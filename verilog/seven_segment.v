==> flow/design.v <==
`timescale 1ns / 1ps
module seven_segment_decoder(value, dp, segments);
	input [3:0] value;
	input dp;
	output reg [7:0] segments;
	always @(value, dp) begin
		case (value)
			4'h1 : segments = 7'b1001111;
			4'h2 : segments = 7'b0010010;
			4'h3 : segments = 7'b0000110;
			4'h4 : segments = 7'b1001100;
			4'h5 : segments = 7'b0100100;
			4'h6 : segments = 7'b0100000;
			4'h7 : segments = 7'b0001111;
			4'h8 : segments = 7'b0000000;
			4'h9 : segments = 7'b0000100;
			4'hA : segments = 7'b0001000; 
			4'hB : segments = 7'b1100000;  
			4'hC : segments = 7'b0110001; 
			4'hD : segments = 7'b1000010;  
			4'hE : segments = 7'b0110000; 
			4'hF : segments = 7'b0111000; 
			4'h0 : segments = 7'b0000001;
			default : segments = 7'b1111111;
		endcase
		segments[7] = ~dp;
	end
endmodule
module seven_segment_mux(clk, value, dp, segments, anodes);
	function integer clog2;
	input integer value;
	begin
		value = value-1;
		for (clog2 = 0; value > 0; clog2 = clog2 + 1)
			value = value >> 1;
		end
	endfunction
	parameter WIDTH = 3;
	input clk;
	input [4*WIDTH-1:0] value;
	input [WIDTH-1:0] dp;
	output [7:0] segments;
	output [WIDTH-1:0] anodes;
	reg [clog2(WIDTH)-1:0] active = 0;
	seven_segment_decoder decoder(.value(value[active*4 +: 4]), .dp(dp[active]), .segments(segments));
	assign anodes = ~(1 << active);
	always @(posedge clk) active <= (active < WIDTH) ? (active + 1) : 0;
endmodule
From RTL to reports: seven_segment_mux. What the tools print for seven_segment_mux, step after step. Line numbers count from 1 in the design file above. Cell names lack the library's common part. The mark -- stands for no value.

Design top: seven_segment_mux. Clock: clk. Standard-cell library: sky130hd. Timing corner: tt_025C_1v80.

Word-level counts. Yosys after proc, flatten, opt, wreduce and memory -nomap, before mapping. Enables and synchronous resets that opt folds into registers are not counted as muxes. Memory bits, and registers merged into a memory's read port (data or address), are not among the register bits. Print and check cells are not counted. Equal cells are merged and count once. Memory sizes are those after Yosys's memory passes, which may raise the word count (mostly to a power of two), join words into wider ones and drop unused or constant bits.

For register bits after elaboration the number is 2. For latch bits the number is 0. Under bits in writable memories stands 0. Under ROM bits stands 112. Clocked read ports x word width: 0. The figure for memories is 1. The figure for input port bits is 16. The entry for output and inout port bits reads 11. Under elaborated cells stands 9.

Memory list: (no name shown) (depth 16, width 7, rd ports 1, write ports 0, line 7) `case (value)`.

The figure for add/sub/neg operators is 1. The figure for multiply operators is 0. The figure for div/mod/pow operators is 0. The figure for $lt $le $gt $ge is 1. The entry for equal/unequal tests reads 0. Shift-type cells: 3. Muxes and demuxes: 0. The entry for bitwise operators reads 2. For reduce/logical cells the number is 0.

Operators by type and width (count): variable part select 12 x 5 -> 4 bit (1); left shift 2 x 2 -> 3 bit (first input constant) (1); variable part select 3 x 2 -> 1 bit (1); NOT 3 bit (1); adder 2 x 1 -> 2 bit (second input constant) (1); less-than comparator 2 bit (second input constant) (1); NOT 1 bit (1).

Depth. Longest topological path by Yosys (ltp), each cell counted once; first at word level (registers and memories cut), then after technology mapping (sequential cells cut; the memories' decode and read muxes count).

The entry for depth in word-level cells reads 2. ABC_AREA: 0. The figure for gate-level depth with buffers is 8. Mapped depth without buffers: 7.

Mapped cells and area. Source: synth_stat.txt of the flow (Yosys; design flattened, memories mapped). It holds for the ABC_AREA given above (unset counts as 0); a run with the other value may have another netlist. The area totals of this step are shown rounded.

Cell types (count): ha_1 (10); mux2i_1 (11); dfxtp_1 (2); inv_1 (9); o2bb2ai_2 (2); o22ai_1 (4); buf_6 (2); a2bb2oi_2 (1); mux2i_2 (1); nor2b_4 (1); a221o_1 (1); a2bb2oi_1 (1); xnor2_1 (1); and3_2 (1); buf_4 (1); nand2_1 (2); nor2_1 (2); nor2_2 (1).

Not listed: further types 7, cells in them 7.

The figure for mapped cells is 60. The figure for cell area after synthesis is 532 µm². For sequential part of the area the number is 40.0 µm². Flip-flops: 2.

By module: a second synthesis without flattening, with its own total; a netlist apart from the flattened one above.

Cell total of the unflattened synthesis: 59. The entry for area total of the unflattened synthesis reads 507 µm².

Each row is one instance without its submodules.

Modules: seven_segment_decoder (instances 1, cells 34, area 273 µm², seq. area 0.0 µm²); seven_segment_mux (instances 1, cells 25, area 234 µm², seq. area 40.0 µm²).

Timing after synthesis. Source: OpenSTA report_checks on the synthesized netlist (no wires, ideal clock, input and output delay 20% of the period each), path of least setup slack; recovery checks are left aside. Register names are those of the netlist, which keeps one name where synthesis merged equal registers.

Kind: input-to-output. Start point: input port value[8]. End point: output port segments[6]. Under period stands 3.49 ns. The entry for output delay reads 0.698 ns. Time at the first pin: 0.698 ns. The entry for arrival reads 2.011 ns. Under required time stands 2.792 ns. Under setup slack stands 0.781 ns. For delay of the path the number is 1.313 ns. The entry for stages reads 6. For path buffers the number is 0. The figure for period reached after synthesis is 2.709 ns.

"delay of the path" = arrival - input delay + setup time. A path that ends at an output port has no setup time. "stages": output pins that drive a net of the path, with the launching flip-flop's if there is one; two outputs of one cell count as two. "period reached after synthesis" is the clock period less the worst setup slack; recovery checks do not enter. This is arithmetic on one report: input and output delays are still those of the set period (20% each). Between the ends stands the longest chain of elaborated cells between them, by number of cells; it is not shown to be the way that was timed. Of several equally long chains one is given. A line is the first line of the expression or statement that the cell stems from. Yosys adds cells for indexed reads and writes and turns some case tables into memories. A memory read counts as a cell of the chain, while the word-level depth stops at memories.

Cell sequence: mux2i_1 -> a2bb2oi_1 -> inv_1 -> ha_1 -> and3_2 -> a221o_1. For cells in the longest elaborated chain the number is 2. For elaborated cells between the ends (all ways) the number is 2. Source lines of those cells: 2. Those cells by class: 1 x shift; 1 x memory.

Ends and longest elaborated chain, post-synthesis: start: declaration (line 40) `input [4*WIDTH-1:0] value;`; variable part select 12 x 5 -> 4 bit (line 45) `seven_segment_decoder decoder(.value(value[active*4 +: 4]), .dp(dp[active]), .segments(segments));`; memory (16 x 7 bit) (line 7) `case (value)`; end: declaration (line 42) `output [7:0] segments;`.

Timing after layout. From the final timing report of entry A: the path of least setup slack in the routed layout; clock arrival at registers is part of the times.

Kind: input-to-output. Start point: input port value[8]. End point: output port segments[6]. Under period stands 4.89 ns. The entry for output delay reads 0.98 ns. Time at the first pin: 0.98 ns. The entry for arrival reads 3.29 ns. Under required time stands 3.91 ns. Under setup slack stands 0.62 ns. The entry for stages reads 8. For path buffers the number is 2.

Between the ends stands the longest chain of elaborated cells between them, by number of cells; it is not shown to be the way that was timed. Of several equally long chains one is given. A memory read counts as a cell of the chain, while the word-level depth stops at memories.

Cell sequence: clkdlybuf4s50_1 -> mux2i_1 -> a2bb2oi_1 -> inv_1 -> ha_1 -> and3_2 -> a221o_1 -> clkdlybuf4s50_1. For cells in the longest elaborated chain the number is 2. For elaborated cells between the ends (all ways) the number is 2. Source lines of those cells: 2. Those cells by class: 1 x shift; 1 x memory.

Ends and longest elaborated chain, post-layout: start: declaration (line 40) `input [4*WIDTH-1:0] value;`; variable part select 12 x 5 -> 4 bit (line 45) `seven_segment_decoder decoder(.value(value[active*4 +: 4]), .dp(dp[active]), .segments(segments));`; memory (16 x 7 bit) (line 7) `case (value)`; end: declaration (line 42) `output [7:0] segments;`.

FLOW RESULTS
============

Design seven_segment_mux on sky130hd. What follows are 2 stored runs of the flow, each under its own settings; their order means nothing. The constraints put input and output delay at 20% of the set period each and load the outputs with 0.01 pF. "clock period reached" = clock period - worst setup slack. The figure is calculated, with input and output delays left at 20% of the set period. "critical setup path time" means the part of the period allowed to the worst setup path (the constraints hold back 20% at inputs and 20% at outputs) less its slack; where the path has registers, the arrival times of their clocks count too. "overall power" rests on the timing tool's default activity at the inputs, not on a simulated workload. The measured numbers are rounded.

Files of entry A:
==> flow/run.sh <==
#!/bin/bash
# the make line also repeats the synthesis and layout settings of config.mk as NAME=value (left out here)
make -C /OpenROAD-flow-scripts/flow DESIGN_CONFIG=/design/flow/config.mk WORK_HOME=/design/flow/orfs CLKGATE_MAP_FILE= finish
==> flow/config.mk <==
export PLATFORM = sky130hd
export DESIGN_NAME = seven_segment_mux
export DESIGN_NICKNAME = seven_segment_mux
export VERILOG_FILES = /design/flow/design.v
export SDC_FILE = /design/flow/constraint.sdc
export NUM_CORES = 4
export LEC_CHECK = 0
export CAP_MARGIN = 20
export CELL_PAD_IN_SITES_GLOBAL_PLACEMENT = 1
export CORE_ASPECT_RATIO = 0.58
export CORE_MARGIN = 4
export CORE_UTILIZATION = 27
export GPL_ROUTABILITY_DRIVEN = 1
export MIN_ROUTING_LAYER = met1
export PLACE_DENSITY_LB_ADDON = 0.12
export SLEW_MARGIN = 20
==> flow/constraint.sdc <==
create_clock -name core_clock -period 4.89 [get_ports {clk}]
set_input_delay 0.9780 -clock core_clock [delete_from_list [all_inputs] [get_ports {clk}]]
set_output_delay 0.9780 -clock core_clock [all_outputs]
set_load 0.01 [all_outputs]

Results of entry A. The measured clock period reached is 4.266 ns. The utilization after routing stands at 47.1%. For the worst setup slack after layout the run shows 0.624 ns. The final setup TNS reads 0.000 ns. For the full die area the run shows 2770 µm². The critical setup path time stands at 2.31 ns. Kind of the worst setup path: input-to-output. The Yosys chip area after synthesis comes to 532 µm². The overall power comes to 0.000103 W.

Files of entry B:
==> flow/run.sh <==
#!/bin/bash
# the make line also repeats the synthesis and layout settings of config.mk as NAME=value (left out here)
make -C /OpenROAD-flow-scripts/flow DESIGN_CONFIG=/design/flow/config.mk WORK_HOME=/design/flow/orfs CLKGATE_MAP_FILE= finish
==> flow/config.mk <==
export PLATFORM = sky130hd
export DESIGN_NAME = seven_segment_mux
export DESIGN_NICKNAME = seven_segment_mux
export VERILOG_FILES = /design/flow/design.v
export SDC_FILE = /design/flow/constraint.sdc
export NUM_CORES = 4
export LEC_CHECK = 0
export CAP_MARGIN = 20
export CORE_MARGIN = 2
export CORE_UTILIZATION = 24
export CTS_CLUSTER_DIAMETER = 277
export GPL_TIMING_DRIVEN = 0
export MAX_ROUTING_LAYER = met5
export PLACE_DENSITY_LB_ADDON = 0.14
export SETUP_SLACK_MARGIN = 0.22
export SLEW_MARGIN = 0
==> flow/constraint.sdc <==
create_clock -name core_clock -period 2.17 [get_ports {clk}]
set_input_delay 0.4340 -clock core_clock [delete_from_list [all_inputs] [get_ports {clk}]]
set_output_delay 0.4340 -clock core_clock [all_outputs]
set_load 0.01 [all_outputs]

Results of entry B. The measured clock period reached is 2.389 ns. The utilization after routing stands at 54.9%. For the worst setup slack after layout the run shows -0.219 ns. The final setup TNS reads -0.967 ns. For the full die area the run shows 2610 µm². The critical setup path time stands at 1.96 ns. Kind of the worst setup path: reg-to-output. The Yosys chip area after synthesis comes to 532 µm². The overall power comes to 0.000257 W.
